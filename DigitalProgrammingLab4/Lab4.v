==> flow/design.v <==
module Lab4(clk,temp,select,disp_drive,temp0,temp1,temp2,temp3,avg);
	input clk;
	input [9:0] temp;
	input [3:0] select;
	output [20:0] disp_drive;
	output [9:0] avg,temp0,temp1,temp2,temp3;
	reg [9:0] temp0,temp1,temp2,temp3; 
	reg [11:0] sum1;
	reg [9:0] avg;
	wire[9:0] avg1;
	assign avg1=avg;
	bcd_decode_display b1(clk,avg,disp_drive);
	always @(posedge clk)
		begin
			case (select)
				4'b1110 : temp0 = temp;  
				4'b1101 : temp1 = temp;
				4'b1011 : temp2 = temp;
				4'b0111 : temp3 = temp;
				default :;
				endcase
			sum1=temp0+temp1+temp2+temp3;
			avg=sum1/4;
	end
endmodule
module bcd_decode_display(clk,number,disp_drive);
	input clk;
	input [9:0] number;
	output [20:0] disp_drive; 
	reg [3:0] numb_bcd0,numb_bcd1,numb_bcd2;
	wire [3:0] n1,n2,n3;
	assign n1 = numb_bcd0;
	assign n2 = numb_bcd1;
	assign n3 = numb_bcd2;
	display_drv units(clk,n1,disp_drive[6:0]);  
	display_drv tenths(clk,n2,disp_drive[13:7]);
	display_drv hundredths(clk,n2,disp_drive[20:14]);
	always @(posedge clk)
		begin
		numb_bcd2 = number/100;
		numb_bcd1 = (number%100)/10;
		numb_bcd0 = (number%100)%10;
	end
endmodule
module display_drv(clk,number,display);
	input clk;
	input [3:0] number;
	output [6:0] display;
	reg [6:0] d;
	assign display = d;  
	always @(posedge clk )
		begin
		if (number < 10)
			begin
				case (number)
				4'd0 : d <= 7'b1000000;  
				4'd1 : d <= 7'b1111001;
				4'd2 : d <= 7'b0100100;
				4'd3 : d <= 7'b0110000;
				4'd4 : d <= 7'b0011001;
				4'd5 : d <= 7'b0010010;
				4'd6 : d <= 7'b0000010;
				4'd7 : d <= 7'b1111000;
				4'd8 : d <= 7'b0000000;
				4'd9 : d <= 7'b0011000;
				default : d <= 7'b1111111;  
				endcase
			end
		else d <= 7'b0001110;  
	end
endmodule
From RTL to reports: Lab4
What the tools print for Lab4, step after step.
Line numbers count from 1 in the design file above.
Cell names lack the library's common part.
{"block": "inputs", "top": "Lab4", "clock": "clk", "cell_library": "sky130hd", "corner": "tt_025C_1v80"}

After elaboration
Source: Yosys, flattened and elaborated, memories not mapped. Widths are those after wreduce; folded enables and synchronous resets count as part of the registers. Registers that Yosys merges into a memory's read port (data or address) are not register bits. Print and check cells do not count.
Memory sizes are those after Yosys's memory passes, which may raise the word count (mostly to a power of two), join words into wider ones and drop unused or constant bits.
{"block": "op_classes", "compare": 2, "reduce_logical": 3, "mux": 4, "div_mod_pow": 3, "n_addsub": 3, "equal": 4}
{"block": "ops", "op": "remainder unit 10 x 7 -> 32 bit with constant B", "count": 1}
{"block": "ops", "op": "divider 32 x 4 -> 32 bit with constant B", "count": 1}
{"block": "ops", "op": "remainder unit 32 x 4 -> 32 bit with constant B", "count": 1}
{"block": "ops", "op": "two-way mux 10 bit", "count": 4}
{"block": "ops", "op": "adder 11 x 10 -> 12 bit", "count": 1}
{"block": "ops", "op": "adder 12 x 10 -> 12 bit", "count": 1}
{"block": "ops", "op": "== test 4 bit with constant B", "count": 3}
{"block": "ops", "op": "adder 10 x 10 -> 11 bit", "count": 1}
{"block": "ops", "op": "< comparator 4 bit with constant B", "count": 2}
{"block": "ops", "op": "== test 4 x 3 -> 1 bit with constant B", "count": 1}
{"block": "ops", "op": "logical NOT 1 bit", "count": 3}
{"block": "bits", "n_memories": 3, "inputBits": 15, "clocked_rd_ports_x_width": 21, "reg_bits": 58, "mem_bits_ro": 336}
{"block": "memory_table", "memory": "(name not given)", "size": 16, "width": 7, "rd": 1, "write_ports": 0, "line_no": 55, "text": "case (number)"}
{"block": "memory_table", "memory": "(name not given)", "size": 16, "width": 7, "rd": 1, "write_ports": 0, "line_no": 55}
{"block": "memory_table", "memory": "(name not given)", "size": 16, "width": 7, "rd": 1, "write_ports": 0, "line_no": 55}

Depth
Depth = most cells in a row (Yosys ltp): at word level without a register or memory, in the mapped netlist without a sequential cell, where the memories' decode and read muxes count.
{"block": "depth", "word_depth": 5, "abc_area": 0, "mapped_depth": 29}

Synthesis result
Yosys stat after the flow's synthesis: flattened, memories mapped to cells. It holds for the ABC_AREA given above (unset counts as 0); a run with the other value may have another netlist.
The area totals of this step are shown rounded.
{"block": "synth_totals", "ffs": 72, "seqArea_mm2": 0.001441, "cells": 621, "yosys_area_mm2": 0.005608}
{"block": "by_type", "cell": "dfxtp_1", "count": 72}
{"block": "by_type", "cell": "fa_1", "count": 20}
{"block": "by_type", "cell": "mux2_2", "count": 34}
{"block": "by_type", "cell": "ha_1", "count": 21}
{"block": "by_type", "cell": "nor2_1", "count": 53}
{"block": "by_type", "cell": "a21oi_1", "count": 36}
{"block": "by_type", "cell": "mux2i_1", "count": 16}
{"block": "by_type", "cell": "nand2_1", "count": 42}
{"block": "by_type", "cell": "xnor2_1", "count": 17}
{"block": "by_type", "cell": "inv_1", "count": 29}
{"block": "by_type", "cell": "o21ai_0", "count": 21}
{"block": "by_type", "cell": "a31oi_1", "count": 13}
{"block": "by_type", "cell": "a211oi_1", "count": 10}
{"block": "by_type", "cell": "nor3_1", "count": 15}
{"block": "by_type", "cell": "o21a_1", "count": 10}
{"block": "by_type", "cell": "xor2_1", "count": 8}
{"block": "by_type", "cell": "a21o_1", "count": 8}
{"block": "by_type", "cell": "buf_4", "count": 8}
Not listed: further types 81, cells in them 188.
The figures by module come from a second, unflattened synthesis with its own total; it is not the netlist above.
{"block": "unflattened", "hier_cells": 571, "area_unflattened_mm2": 0.005386}
Rows give one instance, submodules left out.
{"block": "modules", "mod": "Lab4", "cells": 212, "n_inst": 1, "mod_seq_area_mm2": 0.001001, "mod_area_mm2": 0.002447}
{"block": "modules", "mod": "bcd_decode_display", "cells": 251, "n_inst": 1, "mod_seq_area_mm2": 0.0001602, "mod_area_mm2": 0.001858}
{"block": "modules", "mod": "display_drv", "cells": 36, "n_inst": 3, "mod_seq_area_mm2": 0.0001401, "mod_area_mm2": 0.0003603}

Path before layout
OpenSTA on the mapped netlist: ideal clock, no wires. The path of least setup slack (recovery checks aside). Input and output delay are each 20% of the period. Register names are those of the netlist, which keeps one name where synthesis merged equal registers.
{"block": "synth_path", "path_kind": "reg2reg", "start": "reg avg[6]", "end": "reg b1.numb_bcd0[2]", "n_path_buf": 3, "slack_ns": 1.301, "path_delay_ns": 6.789, "t_arrival_ns": 6.668, "period_ns": 8.09, "required_ns": 7.969, "path_stages": 30, "t_first_pin_ns": 0.000, "synth_period_reached_ns": 6.789}
"path_delay_ns" is the arrival time less input delay plus setup time.
"path_stages" counts driving pins, that of a launching flip-flop among them; a cell with two outputs on the path counts twice.
"synth_period_reached_ns" is the clock period less the worst setup slack; recovery checks do not enter. This is arithmetic on one report: input and output delays are still those of the set period (20% each).
Between the ends stands the longest chain of elaborated cells between them, by number of cells; it is not shown to be the way that was timed. Of several equally long chains one is given.
Each line given opens the expression or statement behind the cell; cells for indexed reads and writes are added by Yosys, which also makes memories of some case tables.
{"block": "synth_between", "cell_sequence": "dfxtp_1 -> buf_2 -> inv_1 -> ha_1 -> clkbuf_1 -> nor3_2 -> nor2b_1 -> ha_1 -> nand3b_1 -> o21a_1 -> o31a_1 -> a2111oi_0 -> a31oi_1 -> or3_1 -> and3_1 -> buf_2 -> a211o_1 -> a211oi_2 -> a211oi_4 -> a22o_1 -> or3_1 -> nor2_2 -> xnor2_2 -> a21oi_1 -> a32o_1 -> a221oi_4 -> o21a_1 -> nand2_1 -> xnor2_1 -> mux2_2", "elab_chain_len": 2, "cone_cells": 2}
{"block": "synth_rtl", "item": "start: declaration", "line_no": 6, "text": "output [9:0] avg,temp0,temp1,temp2,temp3;"}
{"block": "synth_rtl", "item": "start: assignment", "line_no": 23, "text": "avg=sum1/4;"}
{"block": "synth_rtl", "item": "remainder unit 10 x 7 -> 32 bit", "line_no": 42, "text": "numb_bcd0 = (number%100)%10;"}
{"block": "synth_rtl", "item": "remainder unit 32 x 4 -> 32 bit", "line_no": 42}
{"block": "synth_rtl", "item": "end: assignment", "line_no": 42}
{"block": "synth_rtl", "item": "end: declaration", "line_no": 30, "text": "reg [3:0] numb_bcd0,numb_bcd1,numb_bcd2;"}

Worst path after layout
Path of least setup slack in the final report of entry A (OpenROAD, finished layout, wires in). Where an end is a register, its clock arrival counts in the times.
{"block": "layout_path", "path_kind": "reg2reg", "start": "reg avg[6]", "end": "reg b1.numb_bcd0[2]", "period_ns": 10.1, "t_arrival_ns": 8.29, "slack_ns": 2.04, "required_ns": 10.32, "n_path_buf": 0, "path_stages": 27, "t_first_pin_ns": 0.34}
Between the ends stands the longest chain of elaborated cells between them, by number of cells; it is not shown to be the way that was timed. Of several equally long chains one is given.
{"block": "layout_between", "cell_sequence": "dfxtp_1 -> inv_1 -> ha_1 -> nor3_2 -> nor2b_1 -> ha_1 -> nand3b_1 -> o21ai_0 -> a21oi_1 -> or4_1 -> nor2_1 -> o311ai_1 -> and3_1 -> a2111oi_2 -> o21ai_1 -> a211oi_4 -> o32a_1 -> nand2_1 -> o31ai_1 -> a21oi_1 -> o2bb2ai_4 -> a32o_1 -> a221oi_4 -> o21a_1 -> nand2_1 -> xnor2_1 -> mux2_2", "elab_chain_len": 2, "cone_cells": 2}
{"block": "layout_rtl", "item": "start: declaration", "line_no": 6, "text": "output [9:0] avg,temp0,temp1,temp2,temp3;"}
{"block": "layout_rtl", "item": "start: assignment", "line_no": 23, "text": "avg=sum1/4;"}
{"block": "layout_rtl", "item": "remainder unit 10 x 7 -> 32 bit", "line_no": 42, "text": "numb_bcd0 = (number%100)%10;"}
{"block": "layout_rtl", "item": "remainder unit 32 x 4 -> 32 bit", "line_no": 42}
{"block": "layout_rtl", "item": "end: assignment", "line_no": 42}
{"block": "layout_rtl", "item": "end: declaration", "line_no": 30, "text": "reg [3:0] numb_bcd0,numb_bcd1,numb_bcd2;"}

FLOW RESULTS
============

Settings and measured results of 2 stored flow runs for module Lab4 (sky130hd), not sorted in any way. The constraints put input and output delay at 20% of the set period each and load the outputs with 0.01 pF.
"achievedPeriod_ns" is the run's clock period less its worst setup slack. It is reckoned from that one timing run; input and output delays stay at 20% of the period that was set.
"timing.worst_path_ns": the worst setup path's part of the clock period (all of it between registers, 20% less for each end at a port) less its slack. A launch clock that arrives late makes it longer, a capture clock that arrives late makes it shorter.
The measured numbers are rounded.

Entry A
==> flow/run.sh <==
#!/bin/bash
# the make line also repeats the synthesis and layout settings of config.mk as NAME=value (left out here)
make -C /OpenROAD-flow-scripts/flow DESIGN_CONFIG=/design/flow/config.mk WORK_HOME=/design/flow/orfs CLKGATE_MAP_FILE= finish
==> flow/config.mk <==
export PLATFORM = sky130hd
export DESIGN_NAME = Lab4
export DESIGN_NICKNAME = Lab4
export VERILOG_FILES = /design/flow/design.v
export SDC_FILE = /design/flow/constraint.sdc
export NUM_CORES = 4
export LEC_CHECK = 0
export CAP_MARGIN = 20
export CELL_PAD_IN_SITES_DETAIL_PLACEMENT = 2
export CORE_MARGIN = 9
export CORE_UTILIZATION = 19
export CTS_CLUSTER_DIAMETER = 213
export GPL_ROUTABILITY_DRIVEN = 0
export MIN_ROUTING_LAYER = met1
export PLACE_DENSITY_LB_ADDON = 0.19
export SLEW_MARGIN = 25
==> flow/constraint.sdc <==
create_clock -name core_clock -period 10.1 [get_ports {clk}]
set_input_delay 2.0200 -clock core_clock [delete_from_list [all_inputs] [get_ports {clk}]]
set_output_delay 2.0200 -clock core_clock [all_outputs]
set_load 0.01 [all_outputs]

==> results of entry A, as JSON <==
{
  "setup_tns_ns": 0.000,
  "yosys.chip_area_mm2": 0.005608,
  "ws_setup_ns": 2.036,
  "design_die_area_mm2": 0.03602,
  "holdWs_ns": 0.463,
  "finalCellArea_mm2": 0.007087,
  "timing.worst_path_ns": 8.06,
  "critical_path_type": "reg2reg",
  "achievedPeriod_ns": 8.064
}

Entry B
==> flow/run.sh <==
#!/bin/bash
# the make line also repeats the synthesis and layout settings of config.mk as NAME=value (left out here)
make -C /OpenROAD-flow-scripts/flow DESIGN_CONFIG=/design/flow/config.mk WORK_HOME=/design/flow/orfs CLKGATE_MAP_FILE= finish
==> flow/config.mk <==
export PLATFORM = sky130hd
export DESIGN_NAME = Lab4
export DESIGN_NICKNAME = Lab4
export VERILOG_FILES = /design/flow/design.v
export SDC_FILE = /design/flow/constraint.sdc
export NUM_CORES = 4
export LEC_CHECK = 0
export ABC_AREA = 0
export CAP_MARGIN = 30
export CORE_MARGIN = 5
export CORE_UTILIZATION = 16
export GPL_ROUTABILITY_DRIVEN = 0
export GPL_TIMING_DRIVEN = 0
export MAX_ROUTING_LAYER = met4
export MIN_ROUTING_LAYER = met2
export PLACE_DENSITY_LB_ADDON = 0.28
export SETUP_SLACK_MARGIN = -0.63
export SLEW_MARGIN = 20
==> flow/constraint.sdc <==
create_clock -name core_clock -period 8.99 [get_ports {clk}]
set_input_delay 1.7980 -clock core_clock [delete_from_list [all_inputs] [get_ports {clk}]]
set_output_delay 1.7980 -clock core_clock [all_outputs]
set_load 0.01 [all_outputs]

==> results of entry B, as JSON <==
{
  "setup_tns_ns": 0.000,
  "yosys.chip_area_mm2": 0.005608,
  "ws_setup_ns": 0.559,
  "design_die_area_mm2": 0.03889,
  "holdWs_ns": 0.480,
  "finalCellArea_mm2": 0.00731,
  "timing.worst_path_ns": 8.43,
  "critical_path_type": "reg2reg",
  "achievedPeriod_ns": 8.431
}
