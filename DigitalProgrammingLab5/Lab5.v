==> flow/design.v <==
module Lab5(clock, wA, rA, rW, BS, WrA, WrB, ALUop, out, A_out, B_out, Multiplexer_out, Register_out);
	input clock;
	input [2:0] wA;  
	input [2:0] rA;  
	input [2:0] BS;  
	input [2:0] ALUop;  
	input rW;  
	input WrA;  
	input	WrB;  
	output [7:0] out;  
	output [7:0] A_out;  
	output [7:0] B_out;  
	output [7:0] Multiplexer_out;  
	output [7:0] Register_out;  
	wire [7:0] ALU_Out; 
	wire [7:0] Areg;
	wire [7:0] Breg;
	wire [7:0] Mult_Out; 
	wire [7:0] Reg_Out; 
	assign out = ALU_Out;
	assign A_out = Areg;
	assign B_out = Breg;
	assign Multiplexer_out = Mult_Out;
	assign Register_out = Reg_Out;
	Alu Alu1(clock, Mult_Out, WrA, WrB, ALUop, Areg, Breg, ALU_Out);
	Reg Reg1(clock, rA, wA, rW, Mult_Out, Reg_Out);	
	Mux Mux1(clock, Reg_Out, ALU_Out, Mult_Out, BS);
endmodule
module Alu(clock, BusIn, wrA, wrB, F, Abuf,Bbuf,AluOut);
input clock, wrA, wrB;
input [7:0] BusIn;
input [2:0] F;   
output[7:0] AluOut, Abuf, Bbuf;
reg[7:0] A, B,AO;
assign AluOut = AO;
assign Abuf = A;
assign Bbuf = B;
always @ ( posedge clock)
begin
  case (F)
         0:   begin
              if (wrA ==0) A <= BusIn;
              else if (wrB == 0) B <= BusIn;
              AO <= 8'h0;
              end 
         1:   AO = A + B;
         2:   AO = A - B;
         3 :  AO = A + 8'h1;
         4 :  AO = A - 8'h1;
         5:   AO = A & B;
         6 :  AO = A * B;
        default : AO = 8'h0;
 endcase
end 
endmodule
module Reg(clock, RA, WA, RNW, DataIn, DataOut);
input clock, RNW;    
input [2:0] RA, WA;     
input [7:0] DataIn;
output[7:0] DataOut;
reg [7:0] R[0:7];     
reg [7:0] DataOut;
always @( posedge clock)
   begin          
     if (RNW)
       DataOut <= R[RA];
          else
           R[WA] <= DataIn;
   end
endmodule
module Mux(clock, RegIn, AluIn, muxOut, sel);
  input clock;
  input [ 7:0] RegIn, AluIn;
  output [7:0] muxOut;
  input [2:0]  sel;     
  reg [7:0] muxOut;
  always @ ( posedge clock)
      begin
       case (sel)
               0:  muxOut = 8'd0;
               1:  muxOut = 8'd1;
               2:  muxOut = 8'd2;
               3:  muxOut = 8'd4;
               4:  muxOut = RegIn;
               5:  muxOut = AluIn;
             default : muxOut = 7'd0;
     endcase
      end
endmodule
## Tool chain data of Lab5

The steps from the RTL of Lab5 to its reports follow in flow order.
Lines are those of the file above, counted from 1.
A cell with n/a has no value.

- Top: Lab5
- Clock input: clock
- Cell library: sky130hd
- Timing corner: tt_025C_1v80

## Word level

Yosys after proc, flatten, opt, wreduce and memory -nomap, before mapping. Enables and synchronous resets that opt folds into registers are not counted as muxes. Memory bits, and registers merged into a memory's read port (data or address), are not among the register bits. Print and check cells are not counted. Equal cells are merged and count once.
Yosys's memory passes give these memory sizes; they may raise the number of words (mostly to a power of two), join words into wider ones and drop unused or constant bits.

- Bits in latches: 0
- Memory cells: 1
- Word width x clocked read ports: 8
- Bits in writable memories: 64
- Memory bits (read-only): 0
- Bits in registers: 32
- Cells after elaboration: 32
- Output and inout port bits: 40
- Bits of input ports: 16

- Equal/unequal tests: 11
- Shift-type cells: 0
- $lt $le $gt $ge: 0
- Divide/modulo/power cells: 0
- Bitwise gates (word level): 3
- Add/subtract/negate cells: 4
- $mul: 1
- Mux-type cells: 5
- Reductions and logical operators: 3

Memories:

| name | depth | bits a word | read ports | write ports | RTL line | source |
|---|---|---|---|---|---|---|
| Reg1.R | 8 | 8 | 1 | 1 | 61 | `reg [7:0] R[0:7];` |

Operators with widths:

| cell | count |
|---|---|
| multiplier 8 x 8 -> 8 bit | 1 |
| parallel mux 8 bit (select 6 bit) | 1 |
| parallel mux 8 bit (select 5 bit) | 1 |
| equality test 3 bit with constant B | 5 |
| equality test 3 x 2 -> 1 bit with constant B | 4 |
| adder 8 x 1 -> 8 bit with constant B | 1 |
| subtractor 8 x 1 -> 8 bit with constant B | 1 |
| adder 8 bit | 1 |
| subtractor 8 bit | 1 |
| AND 8 bit | 1 |
| two-way mux 8 bit | 1 |
| equality test 3 x 1 -> 1 bit with constant B | 2 |
| zero test 3 bit | 1 |
| AND reduction 3 bit | 1 |
| two-way mux 3 bit | 1 |
| NOT 1 bit | 2 |
| AND reduction 2 bit | 1 |
| two-way mux 1 bit | 1 |

## Depth

Depth = most cells in a row (Yosys ltp): at word level without a register or memory, in the mapped netlist without a sequential cell, where the memories' decode and read muxes count.

- Depth in word-level cells: 2
- ABC_AREA: 0
- Mapped depth: 16
- Gate-level depth less buffers: 15

## Mapped cells and area

Yosys stat after the flow's synthesis: flattened, memories mapped to cells. It holds for the ABC_AREA given above (unset counts as 0); a run with the other value may have another netlist.
Totals and module areas in this step are rounded.

- Standard cells after synthesis: 408
- Sequential part of the area: 3000 µm²
- Buffer cells: 17
- Flip-flops: 104
- Mapped area: 5400 µm²

Cell types:

| cell | count | area in all (µm²) |
|---|---|---|
| sky130_fd_sc_hd__edfxtp_1 | 88 | 2.64E+03 |
| sky130_fd_sc_hd__mux4_2 | 16 | 360.346 |
| sky130_fd_sc_hd__dfxtp_1 | 16 | 320.307 |
| sky130_fd_sc_hd__ha_1 | 24 | 300.288 |
| sky130_fd_sc_hd__fa_1 | 13 | 260.25 |
| sky130_fd_sc_hd__xnor2_1 | 18 | 157.651 |
| sky130_fd_sc_hd__inv_1 | 33 | 123.869 |
| sky130_fd_sc_hd__nand2_1 | 33 | 123.869 |
| sky130_fd_sc_hd__nor2_1 | 25 | 93.84 |
| sky130_fd_sc_hd__mux2_2 | 8 | 90.086 |
| sky130_fd_sc_hd__and2_1 | 13 | 81.328 |
| sky130_fd_sc_hd__o21ai_0 | 14 | 70.067 |
| sky130_fd_sc_hd__xor2_1 | 7 | 61.309 |
| sky130_fd_sc_hd__mux2i_1 | 6 | 60.058 |
| sky130_fd_sc_hd__nand2b_1 | 7 | 43.792 |
| sky130_fd_sc_hd__nor2b_1 | 7 | 43.792 |
| sky130_fd_sc_hd__o22ai_1 | 7 | 43.792 |
| sky130_fd_sc_hd__a21oi_1 | 8 | 40.038 |

Other cell types: 31; their cells: 65.
The figures by module come from a second, unflattened synthesis with its own total; it is not the netlist above.

- Cell total of the unflattened synthesis: 408
- Area (unflattened synthesis): 5500 µm²

Rows give one instance, submodules left out.

By module:

| module | area (µm²) | seq. area (µm²) | cells | times used |
|---|---|---|---|---|
| Reg | 2800 | 2200 | 113 | 1 |
| Alu | 2400 | 640 | 264 | 1 |
| Mux | 340 | 160 | 31 | 1 |
| Lab5 | 0.0 | 0.0 | 0 | 1 |

## Path before layout

Source: OpenSTA report_checks on the synthesized netlist (no wires, ideal clock, input and output delay 20% of the period each), path of least setup slack; recovery checks are left aside. Register names are those of the netlist, which keeps one name where synthesis merged equal registers.

- Path kind: register to register
- Start point: register Alu1.B[2]
- End point: register Alu1.AO[7]
- Library setup time: 125 ps
- Delay of the path: 3855 ps
- Period: 5340 ps
- Data required time: 5215 ps
- Buffers on the path: 1
- Arrival: 3730 ps
- Setup slack: 1484 ps
- Launch time at the first pin: 0 ps
- Stages on the path: 16
- Period reached after synthesis: 3856 ps

"delay of the path" = arrival - input delay + setup time.
"stages on the path": output pins that drive a net of the path, with the launching flip-flop's if there is one; two outputs of one cell count as two.
"period reached after synthesis" is the clock period less the worst setup slack; recovery checks do not enter. This is arithmetic on one report: input and output delays are still those of the set period (20% each).
The rows between start and end are the longest chain of elaborated cells between them; the timing report does not say that the signal goes this way. Where chains are equally long, one stands for them.
A line is the first line of the expression or statement that the cell stems from. Yosys adds cells for indexed reads and writes and turns some case tables into memories.
A register here has more assigning lines than the two given.

- Path through: sky130_fd_sc_hd__edfxtp_1 > sky130_fd_sc_hd__clkbuf_1 > sky130_fd_sc_hd__nand2_1 > sky130_fd_sc_hd__fa_1 > sky130_fd_sc_hd__fa_1 > sky130_fd_sc_hd__inv_1 > sky130_fd_sc_hd__fa_1 > sky130_fd_sc_hd__inv_1 > sky130_fd_sc_hd__fa_1 > sky130_fd_sc_hd__inv_1 > sky130_fd_sc_hd__ha_1 > sky130_fd_sc_hd__a21oi_1 > sky130_fd_sc_hd__xnor2_1 > sky130_fd_sc_hd__xnor2_1 > sky130_fd_sc_hd__a32oi_1 > sky130_fd_sc_hd__o22ai_1
- Length of the longest elaborated chain: 2
- Elaborated cells on any way between the ends: 4
- RTL lines with such cells: 4
- Classes of those cells: add/sub: 2; mul: 1; mux: 1

Ends and longest elaborated chain, after synthesis:

| what | RTL line | source |
|---|---|---|
| start: declaration | 34 | `reg[7:0] A, B,AO;` |
| start: assignment | 43 | `else if (wrB == 0) B <= BusIn;` |
| multiplier 8 x 8 -> 8 bit | 51 | `6 :  AO = A * B;` |
| parallel mux 8 bit (select 6 bit) | 40 | `case (F)` |
| end: assignment | 46 | `1:   AO = A + B;` |
| end: assignment | 47 | `2:   AO = A - B;` |
| end: declaration | 34 |  |

## Timing after layout

From the final timing report of run A: the path of least setup slack in the routed layout; clock arrival at registers is part of the times.
The report prints the path's times to 10 ps; the period is as set.

- Path kind: register to register
- Start point: register Alu1.B[2]
- End point: register Alu1.AO[7]
- Library setup time: 120 ps
- Setup slack: 590 ps
- Launch time at the first pin: 350 ps
- Period: 4940 ps
- Arrival: 4570 ps
- Data required time: 5160 ps
- Buffers on the path: 0
- Stages on the path: 15

The rows between start and end are the longest chain of elaborated cells between them; the timing report does not say that the signal goes this way. Where chains are equally long, one stands for them.
A register here has more assigning lines than the two given.

- Path through: sky130_fd_sc_hd__edfxtp_1 > sky130_fd_sc_hd__nand2_1 > sky130_fd_sc_hd__fa_1 > sky130_fd_sc_hd__fa_1 > sky130_fd_sc_hd__inv_1 > sky130_fd_sc_hd__fa_1 > sky130_fd_sc_hd__inv_1 > sky130_fd_sc_hd__fa_1 > sky130_fd_sc_hd__inv_1 > sky130_fd_sc_hd__ha_1 > sky130_fd_sc_hd__a21oi_1 > sky130_fd_sc_hd__xnor2_1 > sky130_fd_sc_hd__xnor2_1 > sky130_fd_sc_hd__a32oi_1 > sky130_fd_sc_hd__o22ai_1
- Length of the longest elaborated chain: 2
- Elaborated cells on any way between the ends: 4
- RTL lines with such cells: 4
- Classes of those cells: add/sub: 2; mul: 1; mux: 1

Ends and longest elaborated chain, post-layout:

| what | RTL line | source |
|---|---|---|
| start: declaration | 34 | `reg[7:0] A, B,AO;` |
| start: assignment | 43 | `else if (wrB == 0) B <= BusIn;` |
| multiplier 8 x 8 -> 8 bit | 51 | `6 :  AO = A * B;` |
| parallel mux 8 bit (select 6 bit) | 40 | `case (F)` |
| end: assignment | 46 | `1:   AO = A + B;` |
| end: assignment | 47 | `2:   AO = A - B;` |
| end: declaration | 34 |  |

Data sheet: physical implementation of Lab5

Module Lab5, platform sky130hd: 2 stored runs of the flow (Yosys, OpenROAD) with differing settings, in no particular order. Input and output delays are each 20% of the period that was set; the output load is 0.01 pF.
"period achieved" is the run's clock period less its worst setup slack. It is reckoned from that one timing run; input and output delays stay at 20% of the period that was set.
"critical path time": the worst setup path's part of the clock period (all of it between registers, 20% less for each end at a port) less its slack. A launch clock that arrives late makes it longer, a capture clock that arrives late makes it shorter.
By "total power after layout" is meant OpenSTA's value without simulated activity: inputs other than the clock are taken to toggle once in ten clock periods, and the tool carries that through the logic.
"critical path time" is given in steps of 10 ps.
Values from the reports are rounded here.
Settings: - = not set for that run.
A result given as - is not shown for that run.

| item | run A | run B |
|---|---|---|
| period_ns | 4.94 | 5.73 |
| CORE_UTILIZATION | 55 | 54 |
| PLACE_DENSITY_LB_ADDON | 0.19 | 0.17 |
| CORE_ASPECT_RATIO | 0.65 | - |
| CELL_PAD_IN_SITES_DETAIL_PLACEMENT | 1 | 2 |
| CTS_CLUSTER_SIZE | 28 | - |
| MIN_ROUTING_LAYER | met1 | met2 |
| CAP_MARGIN | 20 | 20 |
| CORE_MARGIN | 2 | 4 |
| SLEW_MARGIN | 20 | 5 |
| SETUP_SLACK_MARGIN | - | 0.99 |
| TNS_END_PERCENT | - | 90 |
| mapped cell area after synthesis (µm²) | 5400 | - |
| die size (µm²) | 11000 | - |
| standard-cell area of the final layout (µm²) | 6400 | - |
| utilization | 0.69 | - |
| lowest setup slack (ps) | 590 | - |
| summed negative setup slack (ps) | 0 | - |
| post-route worst hold slack (ps) | 510 | - |
| total power after layout (mW) | 2.0 | - |
| period achieved (ps) | 4352 | - |
| critical path time (ps) | 4350 | - |
| critical path kind | register to register | - |

Run B: incomplete, placement halted on DPL-0033
